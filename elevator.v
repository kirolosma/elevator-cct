==> flow/design.v <==
`timescale 1ns / 1ps
module Double_port_RAM #(parameter fifo_pFLOOR_WIDTH = 4 ,
							fifo_pFIFO_DEPTH = 16 ,fifo_pPOINTER_WIDTH = 4)
					( 	output wire [fifo_pFLOOR_WIDTH-1:0] o_rd_data, 
						input [fifo_pFLOOR_WIDTH-1 :0] i_wr_data,
						input i_rd_en, 
						input i_clock,
						input i_wr_en, 
						input [fifo_pPOINTER_WIDTH-1:0] wr_pointer,
						input [fifo_pPOINTER_WIDTH-1:0] rd_pointer);  
  reg[fifo_pFLOOR_WIDTH-1:0] o_rd_data2[0:fifo_pFIFO_DEPTH-1];  
  always @(posedge i_clock)  
  begin  
   if(i_wr_en)   
      o_rd_data2[wr_pointer[fifo_pPOINTER_WIDTH-1:0]] <=i_wr_data ;  
  end 
  assign o_rd_data =  o_rd_data2[rd_pointer[fifo_pPOINTER_WIDTH-1:0]] ;  
 endmodule  
`timescale 1ns / 1ps
module elevator_ctrl #(parameter ctrl_PFLOOR_WIDTH = 4 )(
	 input i_clock ,
	 input i_rd_en ,
    input [ctrl_PFLOOR_WIDTH-1 : 0] i_ctrl_floor_no,
    input [ctrl_PFLOOR_WIDTH-1 : 0] i_ctrl_current_floor ,
    output reg	o_ctrl_fsm_move_up,
    output reg o_ctrl_fsm_move_down,
    output reg o_ctrl_fsm_equal
    );
reg [ctrl_PFLOOR_WIDTH-1 : 0] floor_num_save ;
always@(posedge i_clock) 
	begin
		if(i_rd_en == 1)
			floor_num_save <= i_ctrl_floor_no ;
		else 
			floor_num_save <= floor_num_save ;
	end
always@(*) 
	begin
			o_ctrl_fsm_move_up = 1'b0 ;                          
			o_ctrl_fsm_move_down = 1'b0 ; 
			o_ctrl_fsm_equal = 1'b0 ;  
			if((floor_num_save > i_ctrl_current_floor)) 
				o_ctrl_fsm_move_up = 1'b1 ;
			else if ( (floor_num_save< i_ctrl_current_floor) ) 
				o_ctrl_fsm_move_down = 1'b1 ;
			else if ( (floor_num_save == i_ctrl_current_floor) ) 
				o_ctrl_fsm_equal = 1'b1 ;
	end 
endmodule
`timescale 1ns / 1ps
module elevator #(parameter pFLOOR_WIDTH = 4 ,
									 pFIFO_DEPTH = 16 ,
									 fifo_pPOINTER_WIDTH = 4 , 
									 fifo_pMAX_COUNT = 4'b1111 ,
									 pCOUNT_BITS = 5           )
	(
    input 							 i_clock,
    input 							 i_reset_n,
    input 							 i_wr_en,
    input [pFLOOR_WIDTH-1 : 0] i_floor_no,
    input							 i_error_flag,
    input							 i_error_clear,
    input [pFLOOR_WIDTH-1 : 0] i_current_floor,
    output							 o_move_up,
    output							 o_move_down,
    output 							 o_open_door,
    output							 o_alarm,
    output							 o_fifo_full
    );
wire [2:0] ctrl_fsm ;
wire counter_fsm ;
wire i_rd_en ;
wire [pFLOOR_WIDTH-1 : 0] fifo_ctrl ;
wire fifo_fsm ;
elevator_ctrl  #(.ctrl_PFLOOR_WIDTH(pFLOOR_WIDTH)  ) u1
	(
	 .i_clock(i_clock),
	 .i_rd_en(i_rd_en),
    .i_ctrl_floor_no(fifo_ctrl)           ,
    .i_ctrl_current_floor(i_current_floor) ,
    .o_ctrl_fsm_move_up(ctrl_fsm[0]),
    .o_ctrl_fsm_move_down(ctrl_fsm[1]),
	 .o_ctrl_fsm_equal(ctrl_fsm[2])
    );
elevator_fsm u2(
	 .i_fsm_clock(i_clock) ,
	 .i_fsm_reset(i_reset_n) ,
    .i_ctrl_fsm_move_up(ctrl_fsm[0]),
    .i_ctrl_fsm_move_down(ctrl_fsm[1]),
    .i_ctrl_fsm_equal(ctrl_fsm[2]),
    .i_fsm_error_flag(i_error_flag),
    .i_fsm_error_clear(i_error_clear),
	 .i_fifo_fsm_empty(fifo_fsm),
	 .i_counter_fsm_done(counter_fsm) ,
	 .o_fsm_move_up(o_move_up),
	 .o_fsm_move_down(o_move_down) ,
    .o_fsm_fifo_rd_en(i_rd_en) ,
    .o_fsm_alarm(o_alarm),
    .o_fsm_open_door(o_open_door)
    );
fifo #(.fifo_pFLOOR_WIDTH(pFLOOR_WIDTH) , 
				  .fifo_pFIFO_DEPTH(pFIFO_DEPTH) ,
				  .fifo_pPOINTER_WIDTH(fifo_pPOINTER_WIDTH) , 
				  .fifo_pMAX_COUNT(fifo_pMAX_COUNT)) 
	u3(
    .i_rst_n(i_reset_n)  ,
    .i_clock(i_clock)   ,
    .i_wr_data(i_floor_no) ,
    .i_wr_en(i_wr_en)   ,
    .i_rd_en(i_rd_en)   ,
    .o_rd_data(fifo_ctrl) ,
    .o_fifo_full(o_fifo_full),
    .o_fifo_empty(fifo_fsm)
    );
 timer # (.pCOUNT_BITS(pCOUNT_BITS)  )
	u4(  														 
    .i_clock(i_clock),									 
    .i_rst_n(i_reset_n),								 
	 .i_enable(o_open_door),
	 .o_done(counter_fsm)
    );
endmodule
`timescale 1ns / 1ps
module elevator_fsm(
	 input      i_fsm_clock ,
	 input 		i_fsm_reset ,
    input 		i_ctrl_fsm_move_up,
    input 		i_ctrl_fsm_move_down,
    input 		i_ctrl_fsm_equal,
    input 		i_fsm_error_flag,
    input 		i_fsm_error_clear,
	 input 		i_counter_fsm_done ,
	 input 		i_fifo_fsm_empty ,
	 output reg o_fsm_move_up ,
	 output reg o_fsm_move_down,
    output reg o_fsm_fifo_rd_en,
    output reg o_fsm_alarm,
    output reg o_fsm_open_door
    );
parameter [2:0]
	idle      = 3'b000 , 
	move_up   = 3'b001 ,
	move_down = 3'b010 ,
	open_door = 3'b011 ,
	error     = 3'b100 ;
reg [2:0] current_state , next_state ;
reg [2:0] last_state ;  
always@(posedge i_fsm_clock or negedge i_fsm_reset ) 
	begin
			if(!i_fsm_reset)
               begin			 
						current_state <= idle ;
						last_state <= idle ;
					end
			else
				begin
					current_state <= next_state;
					if(i_fsm_error_flag && (!(current_state==error)))
					last_state <= current_state ;
				end 
	end 
always@(  i_ctrl_fsm_move_up or i_ctrl_fsm_move_down 
			 or i_ctrl_fsm_equal or i_fsm_error_flag or i_counter_fsm_done or i_fifo_fsm_empty 
		    or i_fsm_error_clear or current_state  )  
	begin  
		o_fsm_fifo_rd_en = 0 ; o_fsm_alarm = 0 ; o_fsm_open_door = 0 ; o_fsm_move_up = 0 ;
		o_fsm_move_down = 0 ;  
		case ( current_state )
			idle : begin
							o_fsm_fifo_rd_en = 0 ;
							o_fsm_alarm = 0 ;
							o_fsm_open_door = 0 ;
							o_fsm_move_up = 0 ;
							o_fsm_move_down = 0 ;
							if( i_fsm_error_flag )       
							begin
								next_state = error ;
							end
							else if(i_ctrl_fsm_move_up) 
									begin
									o_fsm_fifo_rd_en = 0 ;
									next_state = move_up ;
									end
							else if(i_ctrl_fsm_move_down)
									begin
									o_fsm_fifo_rd_en = 0 ;
									next_state = move_down ;
									end
							else if(i_ctrl_fsm_equal)
										next_state = idle ;
								else
										next_state = idle ;
							if(i_ctrl_fsm_move_up == 1)
									o_fsm_fifo_rd_en = 0 ;
							else if (i_ctrl_fsm_move_down == 1 )
									o_fsm_fifo_rd_en = 0 ;
							else if (i_fifo_fsm_empty == 0 ) 
									o_fsm_fifo_rd_en = 1 ;								
					 end	
			move_up : begin
								o_fsm_fifo_rd_en = 0 ;  
								o_fsm_alarm = 0 ;
								o_fsm_open_door = 0 ;
								o_fsm_move_up = 1 ;
								o_fsm_move_down = 0 ;
								if (i_fsm_error_flag)
								begin
									next_state = error ;
								end
								else if ( i_ctrl_fsm_equal )
									next_state = open_door ;
								else 
								   next_state = move_up ;
						 end
			move_down : begin
								  o_fsm_fifo_rd_en = 0 ;
								  o_fsm_alarm = 0 ;
								  o_fsm_open_door = 0 ;
								  o_fsm_move_up = 0 ;
								  o_fsm_move_down = 1 ;
								  if (i_fsm_error_flag)
								  begin
										next_state = error ;
								  end 								
								  else if ( i_ctrl_fsm_equal )
										next_state = open_door ;
								  else 
										next_state = move_down ;
							end
			open_door : begin 
									o_fsm_fifo_rd_en = 0;
									o_fsm_alarm = 0 ;
									o_fsm_open_door = 1 ;
									o_fsm_move_up = 0 ;
									o_fsm_move_down = 0 ;
									if (i_fsm_error_flag)
									begin
										next_state = error ;
									end	
								  else if ( i_counter_fsm_done ) 
										next_state = idle ;
									else
										next_state = open_door ;
							end
			error     : begin
									o_fsm_fifo_rd_en = 0 ;
									o_fsm_alarm = 1 ;
									o_fsm_open_door= 0;
									if (i_fsm_error_clear && (last_state == idle ) )
										next_state = idle ;
									else if (i_fsm_error_clear && (last_state == move_up ) )
										next_state = move_up ;
									else if (i_fsm_error_clear && (last_state == move_down )) 
										next_state = move_down ;
									else if (i_fsm_error_clear && (last_state == open_door )) 
										next_state = open_door ; 
									else
										next_state = error;
							end
          default   : next_state = idle ; 
		endcase
  end
endmodule
`timescale 1ns / 1ps
module fifo #(parameter fifo_pFLOOR_WIDTH = 4 , fifo_pFIFO_DEPTH = 16 ,
								fifo_pPOINTER_WIDTH = 4 , fifo_pMAX_COUNT = 4'b1111 ) 
	(
    input 									     i_rst_n   ,
    input 									     i_clock   ,
    input      [fifo_pFLOOR_WIDTH-1 : 0] i_wr_data ,
    input 										  i_wr_en   ,
    input 										  i_rd_en   ,
    output wire [fifo_pFLOOR_WIDTH-1 : 0] o_rd_data ,
    output reg 								  o_fifo_full,
    output reg 								  o_fifo_empty
    );
reg [fifo_pPOINTER_WIDTH - 1 : 0 ] rd_pointer ; 
reg [fifo_pPOINTER_WIDTH - 1 : 0 ] wr_pointer ;
reg [fifo_pPOINTER_WIDTH - 1 : 0 ] count ; 
reg read_write_empty_flag ;
reg increment ;
always@(posedge i_clock or negedge i_rst_n ) 
	begin 
			if (!i_rst_n)
				read_write_empty_flag <= 0 ;
			else if ( i_rd_en == 1 && o_fifo_empty == 1 && i_wr_en == 1 )
				read_write_empty_flag <= 1 ;
			else 
				read_write_empty_flag <= 0 ;
	end
Double_port_RAM u1 (	.o_rd_data(o_rd_data),
							.i_wr_data(i_wr_data),
							.i_rd_en(i_rd_en),
							.i_clock(i_clock),
                     .i_wr_en(i_wr_en),
							.wr_pointer(wr_pointer),
							.rd_pointer(rd_pointer) 
							); 
always@(posedge i_clock or negedge i_rst_n) 
	begin
			if ( !i_rst_n )
				wr_pointer <= 0 ;
			else if ( (i_wr_en == 1 ) && ( o_fifo_full == 0) ) 
				wr_pointer <= wr_pointer + 1 ;
	end 
always@(posedge i_clock or negedge i_rst_n ) 
	begin
			if ( !i_rst_n)
				rd_pointer <= 0 ;
			else if ( (i_rd_en == 1 ) && (o_fifo_empty == 0) ) 
				rd_pointer <= rd_pointer + 1 ;
	end
always@(posedge i_clock or negedge i_rst_n)
	begin
			if ( !i_rst_n ) 
				count <= 0 ;
			else 
			begin
				case({i_rd_en,i_wr_en}) 
					2'b00 : count <= count  ; 
					2'b01 :	
								if (count != fifo_pMAX_COUNT) 
										count <= count + 1 ; 
					2'b10 : 
							begin 
								if ( count != 0 ) 
										count <= count - 1 ;
							end
					2'b11 : 
							begin
								if ( read_write_empty_flag == 1 ) 
										count <= count + 1 ; 
								else 	
										count <= count ;
							end
					default : count <= count ;
			endcase
		end  
 end  
always@(*)
begin 
		if(count == 0 ) 
			o_fifo_empty = 1 ;
		else
		   o_fifo_empty = 0;
end
always@(*)
	begin
		if(count == fifo_pMAX_COUNT )
			o_fifo_full = 1 ;	
		else 
			o_fifo_full = 0 ;
	end
endmodule 
`timescale 1ns / 1ps
module timer # (parameter pCOUNT_BITS = 5 )(   
    input i_clock,									 
    input i_rst_n,									 
    input i_enable,
    output o_done
    );
	 reg [pCOUNT_BITS - 1 : 0 ] count ;
always @ (posedge i_clock or negedge i_rst_n ) 
	begin 
			if ( (!i_rst_n)  )
				count <= 0 ;
			else if (!i_enable) 
				count <= 0 ;
			else if( i_enable )
				count <= count + 1 ; 
	end 
assign o_done = &(count);  
endmodule
From RTL to reports: elevator
What the tools print for elevator, step after step.
Lines are those of the file above, counted from 1.
The mark -- stands for no value.

inputs
  top = elevator
  clock input = i_clock
  cell library = sky130hd
  timing corner = tt_025C_1v80

Word-level counts
Source: Yosys, flattened and elaborated, memories not mapped. Widths are those after wreduce. Registers that Yosys merges into a memory's read port (data or address) are not register bits. Print and check cells do not count. Equal cells are merged and count once.
Memory sizes are those after Yosys's memory passes, which may raise the word count (mostly to a power of two), join words into wider ones and drop unused or constant bits.

word-level totals
  register bits after elaboration = 24
  bits in writable memories = 64
  clocked read ports x word width = 4
  memories kept = 1
  output and inout port bits = 5

memories
  name              words  width  rd ports  wr ports  RTL line  source
  u3.u1.o_rd_data2  16     4      1         1         11        reg[fifo_pFLOOR_WIDTH-1:0] o_rd_data2[0:fifo_pFIFO_DEPTH-1];

cells by class
  $add $sub $neg = 5
  order comparisons = 2
  eq/ne operators = 16
  mux-type cells = 39
  bitwise gates (word level) = 2
  reductions and logical operators = 17

operators by type and width
  kind                                                            number
  3-bit two-way mux                                               9
  4-bit two-way mux                                               5
  1-bit two-way mux                                               19
  3-bit parallel mux with 5-bit select                            1
  3-bit by 2-bit equality test with 1-bit output with constant B  4
  4-bit by 1-bit adder with 4-bit output with constant B          3
  4-bit parallel mux with 3-bit select                            1
  1-bit logical AND                                               9
  2-bit by 1-bit != test with 1-bit output with constant B        3
  3-bit by 1-bit equality test with 1-bit output with constant B  2
  3-bit zero test                                                 2
  2-bit two-way mux                                               3
  5-bit by 1-bit adder with 5-bit output with constant B          1
  5-bit AND reduction                                             1
  5-bit two-way mux                                               1
  2-bit equality test with constant B                             2
  4-bit by 1-bit subtractor with 4-bit output with constant B     1
  4-bit greater-than comparator                                   1
  4-bit < comparator                                              1
  4-bit equality test                                             1
  4-bit equality test with constant B                             1
  4-bit != test with constant B                                   1
  4-bit zero test                                                 1
  4-bit AND reduction                                             1
  4-bit nonzero test                                              1
  3-bit equality test with constant B                             1
  3-bit nonzero test                                              1
  1-bit NOT                                                       2

Not listed: further kinds 2, cells in them 2.

Depth
Yosys ltp: most cells in a row. Word level: on the elaborated netlist, between registers, memories and ports. Mapped: between sequential cells and ports; inverters and the memories' decode and read muxes count.

depth
  depth in word-level cells = 9
  ABC_AREA = 0
  gate-level depth with buffers = 12
  gate-level depth less buffers = 11

Mapped cells and area
Yosys stat after the flow's synthesis: flattened, memories mapped to cells. It holds for the ABC_AREA given above (unset counts as 0); a run with the other value may have another netlist.

synthesis totals
  standard cells after synthesis = 249
  chip area (Yosys) = 3988.8 µm²
  mapped flip-flops = 92
  buffers = 12

cells by type
  cell type                  number  total area (µm²)
  sky130_fd_sc_hd__edfxtp_1  68      2.04E+03
  sky130_fd_sc_hd__dfrtp_1   24      600.576
  sky130_fd_sc_hd__mux4_2    20      450.432
  sky130_fd_sc_hd__ha_1      12      150.144
  sky130_fd_sc_hd__nor2_1    21      78.826
  sky130_fd_sc_hd__xnor2_1   8       70.067
  sky130_fd_sc_hd__inv_1     11      41.29
  sky130_fd_sc_hd__nand2_1   10      37.536
  sky130_fd_sc_hd__buf_6     3       33.782
  sky130_fd_sc_hd__nand2b_1  5       31.28
  sky130_fd_sc_hd__a21oi_1   6       30.029
  sky130_fd_sc_hd__nor3_1    6       30.029
  sky130_fd_sc_hd__xor2_1    3       26.275
  sky130_fd_sc_hd__and2_1    4       25.024
  sky130_fd_sc_hd__nand4_1   4       25.024
  sky130_fd_sc_hd__mux2_1    2       22.522
  sky130_fd_sc_hd__nor4_4    1       21.27
  sky130_fd_sc_hd__mux2i_1   2       20.019

Other cell types: 23; their cells: 39.
The figures by module come from a second, unflattened synthesis with its own total; it is not the netlist above.

second synthesis, totals
  cells (unflattened synthesis) = 254
  area total of the unflattened synthesis = 4048.9 µm²

Each row is one instance without its submodules.

by module
  module                                times used  cells  area (µm²)  sequential area (µm²)
  Double_port_RAM                       1           126    2586.2      1921.8
  fifo                                  1           51     653.1       325.3
  elevator_fsm                          1           38     354.1       150.1
  elevator_ctrl #(ctrl_PFLOOR_WIDTH=4)  1           22     239.0       120.1
  timer #(pCOUNT_BITS=5)                1           17     216.5       125.1
  elevator                              1           0      0.0         0.0

Worst setup path after synthesis
Source: OpenSTA report_checks on the synthesized netlist (no wires, ideal clock, input and output delay 20% of the period each), path of least setup slack; recovery checks are left aside. Register names are those of the netlist, which keeps one name where synthesis merged equal registers.

timing after synthesis
  kind = input to register
  start = input i_current_floor[3]
  end = register u3.count[2]
  period = 2.46 ns
  library setup time = 0.079 ns
  time at the first pin = 0.492 ns
  data arrival time = 2.412 ns
  setup slack = -0.032 ns
  delay of the path = 1.999 ns
  stages on the path = 12
  buffers on the path = 1
  synthesis period reached = 2.492 ns

"delay of the path" is the arrival time less input delay plus setup time.
"stages on the path" counts driving pins, that of a launching flip-flop among them; a cell with two outputs on the path counts twice.
"synthesis period reached" is the clock period less the worst setup slack; recovery checks do not enter. This is arithmetic on one report: input and output delays are still those of the set period (20% each).
The rows between start and end are the longest chain of elaborated cells between them; the timing report does not say that the signal goes this way. Where chains are equally long, one stands for them.
A line is the first line of the expression or statement that the cell stems from. Yosys adds cells for indexed reads and writes and turns some case tables into memories.
A register here has more assigning lines than the two given.

between the ends, after synthesis
  cells stage by stage = sky130_fd_sc_hd__inv_1 > sky130_fd_sc_hd__ha_1 > sky130_fd_sc_hd__nand4_1 > sky130_fd_sc_hd__nor4_4 > sky130_fd_sc_hd__buf_6 > sky130_fd_sc_hd__nand2b_1 > sky130_fd_sc_hd__xnor2_1 > sky130_fd_sc_hd__ha_1 > sky130_fd_sc_hd__nor3_1 > sky130_fd_sc_hd__a31oi_1 > sky130_fd_sc_hd__a21oi_1 > sky130_fd_sc_hd__xor2_1
  cells in the longest elaborated chain = 9

RTL lines, path after synthesis
  what                                      RTL line  source
  from (decl)                               63        input [pFLOOR_WIDTH-1 : 0] i_current_floor,
  4-bit < comparator                        44        else if ( (floor_num_save< i_ctrl_current_floor) )
  1-bit two-way mux                         44
  1-bit two-way mux                         42        if((floor_num_save > i_ctrl_current_floor))
  1-bit two-way mux                         195       else if (i_ctrl_fsm_move_down == 1 )
  1-bit two-way mux                         193       if(i_ctrl_fsm_move_up == 1)
  1-bit two-way mux                         168       case ( current_state )
  2-bit equality test                       319       case({i_rd_en,i_wr_en})
  2-bit by 1-bit != test with 1-bit output  --
  4-bit AND reduction                       --
  to (assign)                               320       2'b00 : count <= count ;
  to (assign)                               323       count <= count + 1 ;
  to (decl)                                 279       reg [fifo_pPOINTER_WIDTH - 1 : 0 ] count ;

Path in the finished layout
Path of least setup slack in the final report of entry A (OpenROAD, finished layout, wires in). Where an end is a register, its clock arrival counts in the times.

timing after layout
  kind = register to register
  start = register u1.floor_num_save[3]
  end = register u3.count[2]
  period = 1.54 ns
  library setup time = 0.07 ns
  time at the first pin = 0.35 ns
  data arrival time = 2.51 ns
  setup slack = -0.69 ns
  stages on the path = 11
  buffers on the path = 0

The rows between start and end are the longest chain of elaborated cells between them; the timing report does not say that the signal goes this way. Where chains are equally long, one stands for them.
A register here has more assigning lines than the two given.

between the ends, after layout
  cells stage by stage = sky130_fd_sc_hd__edfxtp_1 > sky130_fd_sc_hd__ha_4 > sky130_fd_sc_hd__nand4_1 > sky130_fd_sc_hd__nor4_4 > sky130_fd_sc_hd__nand2b_4 > sky130_fd_sc_hd__xnor2_2 > sky130_fd_sc_hd__ha_2 > sky130_fd_sc_hd__nor3_2 > sky130_fd_sc_hd__a31oi_1 > sky130_fd_sc_hd__a21oi_1 > sky130_fd_sc_hd__xor2_1
  cells in the longest elaborated chain = 9

RTL lines, path after layout
  what                                      RTL line  source
  from (decl)                               29        reg [ctrl_PFLOOR_WIDTH-1 : 0] floor_num_save ;
  4-bit < comparator                        44        else if ( (floor_num_save< i_ctrl_current_floor) )
  1-bit two-way mux                         44
  1-bit two-way mux                         42        if((floor_num_save > i_ctrl_current_floor))
  1-bit two-way mux                         195       else if (i_ctrl_fsm_move_down == 1 )
  1-bit two-way mux                         193       if(i_ctrl_fsm_move_up == 1)
  1-bit two-way mux                         168       case ( current_state )
  2-bit equality test                       319       case({i_rd_en,i_wr_en})
  2-bit by 1-bit != test with 1-bit output  --
  4-bit AND reduction                       --
  to (assign)                               320       2'b00 : count <= count ;
  to (assign)                               323       count <= count + 1 ;
  to (decl)                                 279       reg [fifo_pPOINTER_WIDTH - 1 : 0 ] count ;

Measured data: module elevator, platform sky130hd, 2 stored runs of the flow under differing settings, order arbitrary. Input and output delays are each 20% of the period that was set; the output load is 0.01 pF.
"finish__power__total": no workload was simulated; the value follows from the tool's default switching activity.

settings of entry A
{
  "period_ns": 1.54,
  "CORE_UTILIZATION": 49,
  "PLACE_DENSITY_LB_ADDON": 0.11,
  "ABC_AREA": 0,
  "CTS_CLUSTER_SIZE": 20,
  "CTS_CLUSTER_DIAMETER": 89,
  "MAX_ROUTING_LAYER": "met4",
  "CAP_MARGIN": 20,
  "CORE_MARGIN": 2,
  "SLEW_MARGIN": 20
}
report of entry A
yosys chip area after synthesis (um^2): 3988.8
finish__design__die__area: 8878.4
finish__design__instance__area__stdcell: 5220.0
finish__timing__setup__ws: -0.687
finish__timing__hold__ws: 0.308
finish__power__total: 8.153e-03

settings of entry B
{
  "period_ns": 2.79,
  "SETUP_SLACK_MARGIN": -0.19,
  "CAP_MARGIN": 20,
  "CORE_MARGIN": 2,
  "CORE_UTILIZATION": 40,
  "SLEW_MARGIN": 20
}
report of entry B
yosys chip area after synthesis (um^2): 3988.8
finish__design__die__area: 10786.9
finish__design__instance__area__stdcell: 4539.4
finish__timing__setup__ws: 0.223
finish__timing__hold__ws: 0.467
finish__power__total: 3.913e-03
